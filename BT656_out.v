==> flow/design.v <==
`timescale 1ns/1ps 
module BT656_out (
                 input 	CLK_i,                    
                 input 	RST,                      
                 input           PAL_i, 
                 input           BT656_OUT_EN_i,  
                 input  [ 7 : 0] DIN_i,           
				 output          BT_FRM_BG_o,     
                 output          ODD_VD_o,        
                 output          EVEN_VD_o,       
                 output [10 : 0] BT_PIX_CNT_o,    
                 output [ 9 : 0] BT_LINE_CNT_o,   
                 output          IM_END_o,        
                 output          DATA_RQ_o,       
                 output          CLK_o,           
                 output          FID_o,           
                 output          VSYNC_o,         
                 output          HSYNC_o,         
                 output [ 7 : 0] POUT_o           
                 ); 
reg           BT656_OUT_EN_i_d;
reg           bt_frm_bg; 
reg  [10 : 0] pix_cnt;        
wire          pix_cnt_end;    
reg  [ 9 : 0] line_cnt;       
wire          line_cnt_end;
wire          line_cnt_1;         
wire          line_cnt_3;
wire          line_cnt_4; 
wire          line_cnt_10;          
wire          line_cnt_23;
wire          line_cnt_263;
wire          line_cnt_266;
wire          line_cnt_270;
wire          line_cnt_286;
wire          line_cnt_311;
wire          line_cnt_313;
wire          line_cnt_317;
wire          line_cnt_336;    
wire          line_cnt_624;  
reg           F; 
reg           V;
reg           H;
reg           line_EAV0; 
reg           line_EAV1;
reg           line_EAV2;
reg           line_EAV3;
reg           line_BLANK; 
reg           line_data_rq; 
reg           line_EAV3_d;  
reg           fid; 
reg           vsync;
reg           vsync_d;  
reg           hsync; 
reg           even_out; 
reg           odd_out; 
reg  [ 7 : 0] pdata; 
wire          go_vb1; 
wire          go_odd; 
wire          go_vb2; 
wire          go_even;
wire          go_vb3;                  
parameter S_IDLE  = 1; 
parameter S_VB1   = 2; 
parameter S_ODD   = 3; 
parameter S_VB2   = 4; 
parameter S_EVEN  = 5; 
parameter S_VB3   = 6;
reg [ 2 : 0] state;  
reg count = 1'b0;
always @(posedge CLK_i or posedge RST) 
begin 
	if (RST)
		BT656_OUT_EN_i_d <= 0; 
	else 
		BT656_OUT_EN_i_d <= BT656_OUT_EN_i;	 				
end
always @(posedge CLK_i or posedge RST) 
begin 
	if (RST)
		bt_frm_bg <= 0; 
	else 
		if (state == S_VB1)
			bt_frm_bg <= 1;  
		else 
			bt_frm_bg <= 0;	 				
end
assign BT_FRM_BG_o = bt_frm_bg; 
assign go_vb1  = (BT656_OUT_EN_i ^ BT656_OUT_EN_i_d) | line_cnt_end; 
assign go_odd  = line_cnt_23; 
assign go_vb2  = (line_cnt_263 & ~PAL_i) | (line_cnt_311 & PAL_i);  
assign go_even = (line_cnt_286 & ~PAL_i) | (line_cnt_336 & PAL_i); 
assign go_vb3  = line_cnt_624 & PAL_i; 
always @(posedge CLK_i or posedge RST) 
begin 
	if (RST)
		state <= S_IDLE; 
	else 
		case (state) 
			S_IDLE : 
				if (go_vb1)
					state <= S_VB1; 
				else 
					state <= S_IDLE;  
			S_VB1 : 
				if (go_odd) 
					state <= S_ODD;
				else 
					state <= S_VB1; 
			S_ODD : 
				if (go_vb2) 
					state <= S_VB2;
				else 
					state <= S_ODD; 
			S_VB2 : 
				if (go_even) 
					state <= S_EVEN;
				else 
					state <= S_VB2;
			S_EVEN : 
				if (go_vb3)        		 
					state <= S_VB3;
				else if (go_vb1)   		 
					state <= S_VB1; 				
				else 
					state <= S_EVEN; 					 
			S_VB3 :   					 
				if (go_vb1) 
					state <= S_VB1;
				else 
					state <= S_VB3; 																				
			default : 
				state <= S_IDLE; 
		endcase 					 								
end
always @(posedge CLK_i or posedge RST) 
begin 
	if (RST)
		pix_cnt <= 0; 
	else 
		if (pix_cnt_end)
			pix_cnt <= 0;  
		else if (state != S_IDLE) 
			pix_cnt <= pix_cnt + 1'b1;	 				
end
assign pix_cnt_end = pix_cnt == 1728-1; 
always @(posedge CLK_i or posedge RST) 
begin 
	if (RST)
		line_cnt <= 0; 
	else 
		if (line_cnt_end)  
			line_cnt <= 0;
		else if (pix_cnt_end) 
			line_cnt <= line_cnt + 1'b1; 				
end 
assign line_cnt_end = (line_cnt == 525 & ~PAL_i) | 
                      (line_cnt == 625);
assign line_cnt_1   = line_cnt == 0;
assign line_cnt_3   = line_cnt == 2; 
assign line_cnt_4   = line_cnt == 3;
assign line_cnt_10  = line_cnt == 9;    
assign line_cnt_23  = line_cnt == 22; 
assign line_cnt_263 = line_cnt == 262;
assign line_cnt_266 = line_cnt == 265;
assign line_cnt_270 = line_cnt == 269; 
assign line_cnt_286 = line_cnt == 285;   
assign line_cnt_311 = line_cnt == 310;
assign line_cnt_313 = line_cnt == 312;
assign line_cnt_317 = line_cnt == 316;   
assign line_cnt_336 = line_cnt == 335;  
assign line_cnt_624 = line_cnt == 623;                                         
always @(posedge CLK_i or posedge RST) 
begin 
	if (RST)
		F <= 0; 
	else 
		if (~PAL_i) begin   
			if (line_cnt_1) 
				F <= 1;
			else if (line_cnt_4) 
				F <= 0;
			else if (line_cnt_266) 
				F <= 1;
			end 
		else begin            
			if (line_cnt_1) 
				F <= 0;
			else if (line_cnt_313) 
				F <= 1;
			end		
end
always @(posedge CLK_i or posedge RST) 
begin 
	if (RST)
		V <= 0; 
	else 
		V <= ~(state == S_ODD || state == S_EVEN);  				
end
always @(posedge CLK_i or posedge RST) 
begin 
	if (RST)
		H <= 0; 
	else 
		H <= (pix_cnt <= 283); 				
end
always @(posedge CLK_i or posedge RST) 
begin 
	if (RST)
		line_EAV0 <= 0; 
	else 
		if (state != S_IDLE && (pix_cnt == 0 || pix_cnt == 284)) 
			line_EAV0 <= 1'b1;
		else 
			line_EAV0 <= 1'b0; 				
end  
always @(posedge CLK_i or posedge RST) 
begin 
	if (RST)
		line_EAV1 <= 0; 
	else 
		if (pix_cnt == 1 || pix_cnt == 285) 
			line_EAV1 <= 1'b1;
		else 
			line_EAV1 <= 1'b0; 				
end
always @(posedge CLK_i or posedge RST) 
begin 
	if (RST)
		line_EAV2 <= 0; 
	else 
		if (pix_cnt == 2 || pix_cnt == 286) 
			line_EAV2 <= 1'b1;
		else 
			line_EAV2 <= 1'b0; 				
end
always @(posedge CLK_i or posedge RST) 
begin 
	if (RST)
		line_EAV3 <= 0; 
	else 
		if (pix_cnt == 3 || pix_cnt == 287) 
			line_EAV3 <= 1'b1;
		else 
			line_EAV3 <= 1'b0; 				
end
always @(posedge CLK_i or posedge RST) 
begin 
	if (RST)
		line_EAV3_d <= 0; 
	else 
		line_EAV3_d <= line_EAV3; 			
end
always @(posedge CLK_i or posedge RST) 
begin 
	if (RST)
		line_BLANK <= 0; 
	else 
		if (pix_cnt > 3 && pix_cnt < 284) 
			line_BLANK <= 1'b1;
		else 
			line_BLANK <= 1'b0; 				
end
always @(posedge CLK_i or posedge RST) 
begin 
	if (RST)
		line_data_rq <= 0; 
	else 
		if (pix_cnt >= 287 && (pix_cnt <= 1728-2) && (state == S_ODD || state == S_EVEN)) 
			line_data_rq <= 1'b1;
		else 
			line_data_rq <= 1'b0; 				
end
always @(posedge CLK_i or posedge RST) 
begin 
	if (RST)
		even_out <= 0; 
	else 
		even_out <= ~F;			
end
always @(posedge CLK_i or posedge RST) 
begin 
	if (RST)
		odd_out <= 0; 
	else 
		odd_out <= F;			
end
always @(posedge CLK_i or posedge RST) 
begin 
	if (RST)
		fid <= 0; 
	else 
		fid <= F;     
end
always @(posedge CLK_i or posedge RST) 
begin 
	if (RST)
		vsync <= 0; 
	else 
		if (~PAL_i) begin   
			if (line_cnt_4 | (line_cnt_266 & pix_cnt == 1728/2-1)) 
				vsync <= 1;
			else if (line_cnt_10 | (line_cnt_270 & pix_cnt == 1728/2-1)) 
				vsync <= 0;
			end	
		else begin            
			if (line_cnt_4 | (line_cnt_313 & pix_cnt == 1728/2-1)) 
				vsync <= 1;
			else if (line_cnt_10 | (line_cnt_317 & pix_cnt == 1728/2-1)) 
				vsync <= 0;
			end 
end
always @(posedge CLK_i or posedge RST) 
begin 
	if (RST)
		vsync_d <= 0; 
	else 
		vsync_d <= vsync; 	
end
always @(posedge CLK_i or posedge RST) 
begin 
	if (RST)
		hsync <= 0; 
	else 
		if (line_EAV3_d & ~H) 
			hsync <= 1'b0;   
		else if (line_EAV0) 
			hsync <= 1'b1;		
end
always @(posedge CLK_i or posedge RST) 
begin 
	if (RST)
    begin
		pdata <= 0; 
	end
    else
    begin
	    if (line_EAV0) 
	    	pdata <= 8'hff; 
	    else if (line_EAV1) 
	    	pdata <= 8'h00; 	
	    else if (line_EAV2) 
	    	pdata <= 8'h00; 			
	    else if (line_EAV3) 
	    	pdata <= {1'b1, F, V, H, V^H, F^H, F^V, F^V^H};
	    else if (line_BLANK) 
		begin 
	    	if (pix_cnt[0])         
	    		pdata <= 8'h80;	
	    	else if (~pix_cnt[0])   
	    		pdata <= 8'h10;	
	    end 
	    else 
		begin 
				pdata <= DIN_i;
		end
	end					
end 
assign ODD_VD_o = even_out; 
assign EVEN_VD_o = odd_out; 
assign DATA_RQ_o = line_data_rq; 
assign CLK_o = ~CLK_i; 
assign FID_o = fid; 
assign VSYNC_o = vsync_d; 
assign HSYNC_o = hsync; 
assign POUT_o = pdata; 
assign BT_PIX_CNT_o = pix_cnt; 
assign BT_LINE_CNT_o = line_cnt; 
assign IM_END_o = line_cnt_end; 
endmodule 
# Reports on BT656_out
# Tool output for the design above, in the order of the flow.
# Line numbers count from 1 in the design file above.
# Operators: Yosys type, input widths -> output width; for muxes data width and select width s.
# Library cell names are shortened.
# Not given: n/a
# setup
top,BT656_out
clk_port,CLK_i
cell_library,sky130hd
pvt_corner,tt_025C_1v80

# Word-level counts
# Source: Yosys, flattened and elaborated, memories not mapped. Widths are those after wreduce. Registers that Yosys merges into a memory's read port (data or address) are not register bits. Print and check cells do not count. Equal cells are merged and count once.
# bits
ff_bits,49
word_cells,145
clocked_rd_ports_x_width,0
ram_bits,0
rom_bits,0
mem_count,0
latch_bits,0
output_inout_bits,38
# classes
muxes,38
n_shift,0
div,0
multipliers,0
compare,5
n_reduce_logical,18
n_eq,32
n_logic,29
add_sub_neg,2
# op_table
op,n
$eq 10x9->1 const B,8
$mux 8,6
$eq 11x9->1 const B,4
$eq 10x10->1 const B,3
$eq 11x2->1 const B,2
$mux 11,2
$mux 1,22
$mux 10,2
$pmux 3 s6,1
$mux 3,4
$and 1x1->1,11
$add 11x1->11 const B,1
$eq 11x1->1 const B,1
$eq 11x10->1 const B,1
$le 11x11->1 const B,1
$eq 11x11->1 const B,1
$gt 11x2->1 const B,1
$ge 11x9->1 const B,1
$le 11x9->1 const B,1
$lt 11x9->1 const B,1
$logic_not 11->1,1
$add 10x1->10 const B,1
$eq 10x2->1 const B,1
$eq 10x4->1 const B,1
$eq 10x5->1 const B,1
$logic_not 10->1,1
$ne 3x1->1 const B,3
$eq 3x3->1 const B,3
# Not listed: further kinds 12, cells in them 38.

# Depth
# Longest topological path by Yosys (ltp), each cell counted once; first at word level (registers and memories cut), then after technology mapping (sequential cells cut; the memories' decode and read muxes count).
# depth
depth_word,7
ABC_AREA,0
ltp_mapped,6

# Synthesis result
# Source: synth_stat.txt of the flow (Yosys; design flattened, memories mapped). It holds for the ABC_AREA given above (unset counts as 0); a run with the other value may have another netlist.
# The area totals of this step are shown rounded.
# by_type
cell_type,n,area_total_um2
dfrtp_1,51,1.28E+03
ha_1,8,100.096
xor2_1,9,78.826
nor2_1,20,75.072
inv_1,19,71.318
o21bai_1,9,67.565
a21oi_1,13,65.062
xnor2_1,6,52.55
nand3_1,10,50.048
nand4_1,8,50.048
clkbuf_8,3,41.29
mux2i_1,4,40.038
o21ai_0,8,40.038
a22oi_1,5,37.536
and3_1,6,37.536
nand2_1,10,37.536
or4_1,5,37.536
nor3_1,6,30.029
# Not listed: further types 50, cells in them 75.
# synth_totals
n_buf,15
stdcells,275
ff_cells,52
mapped_area_um2,2830

# Record of 2 stored runs of the RTL-to-layout flow on BT656_out, platform sky130hd. The runs are unordered. Constraints: input delay and output delay 20% of the set period each, output load 0.01 pF.
# "timing.worst_path_ps" means the part of the period allowed to the worst setup path (the constraints hold back 20% at inputs and 20% at outputs) less its slack; where the path has registers, the arrival times of their clocks count too.
# "timing.worst_path_ps" is given in steps of 10 ps.
# Values from the reports are rounded here.
# Settings: -- = not set for that run.
# Results: -- = not shown.
run name,period_ns,CORE_UTILIZATION,SETUP_SLACK_MARGIN,PLACE_DENSITY_LB_ADDON,CELL_PAD_IN_SITES_GLOBAL_PLACEMENT,TNS_END_PERCENT,GPL_TIMING_DRIVEN,CTS_CLUSTER_DIAMETER,MIN_ROUTING_LAYER,CAP_MARGIN,CORE_MARGIN,SLEW_MARGIN,CELL_PAD_IN_SITES_DETAIL_PLACEMENT,ABC_AREA,MAX_ROUTING_LAYER,post_synth_area_um2,dieArea_um2,fin_util_pct,fin_ws_ps,timing.worst_path_ps,worstPathKind
entry A,1.19,33,0.14,0.3,1,40,1,329,met1,20,2,20,--,--,--,--,--,--,--,--,--
entry B,1.79,34,-0.01,0.24,--,65,1,--,--,20,6,20,1,0,met4,2830,10600,51.7,-219,1650,flip-flop to output port
# Entry A: unfinished; tool error in clock tree synthesis
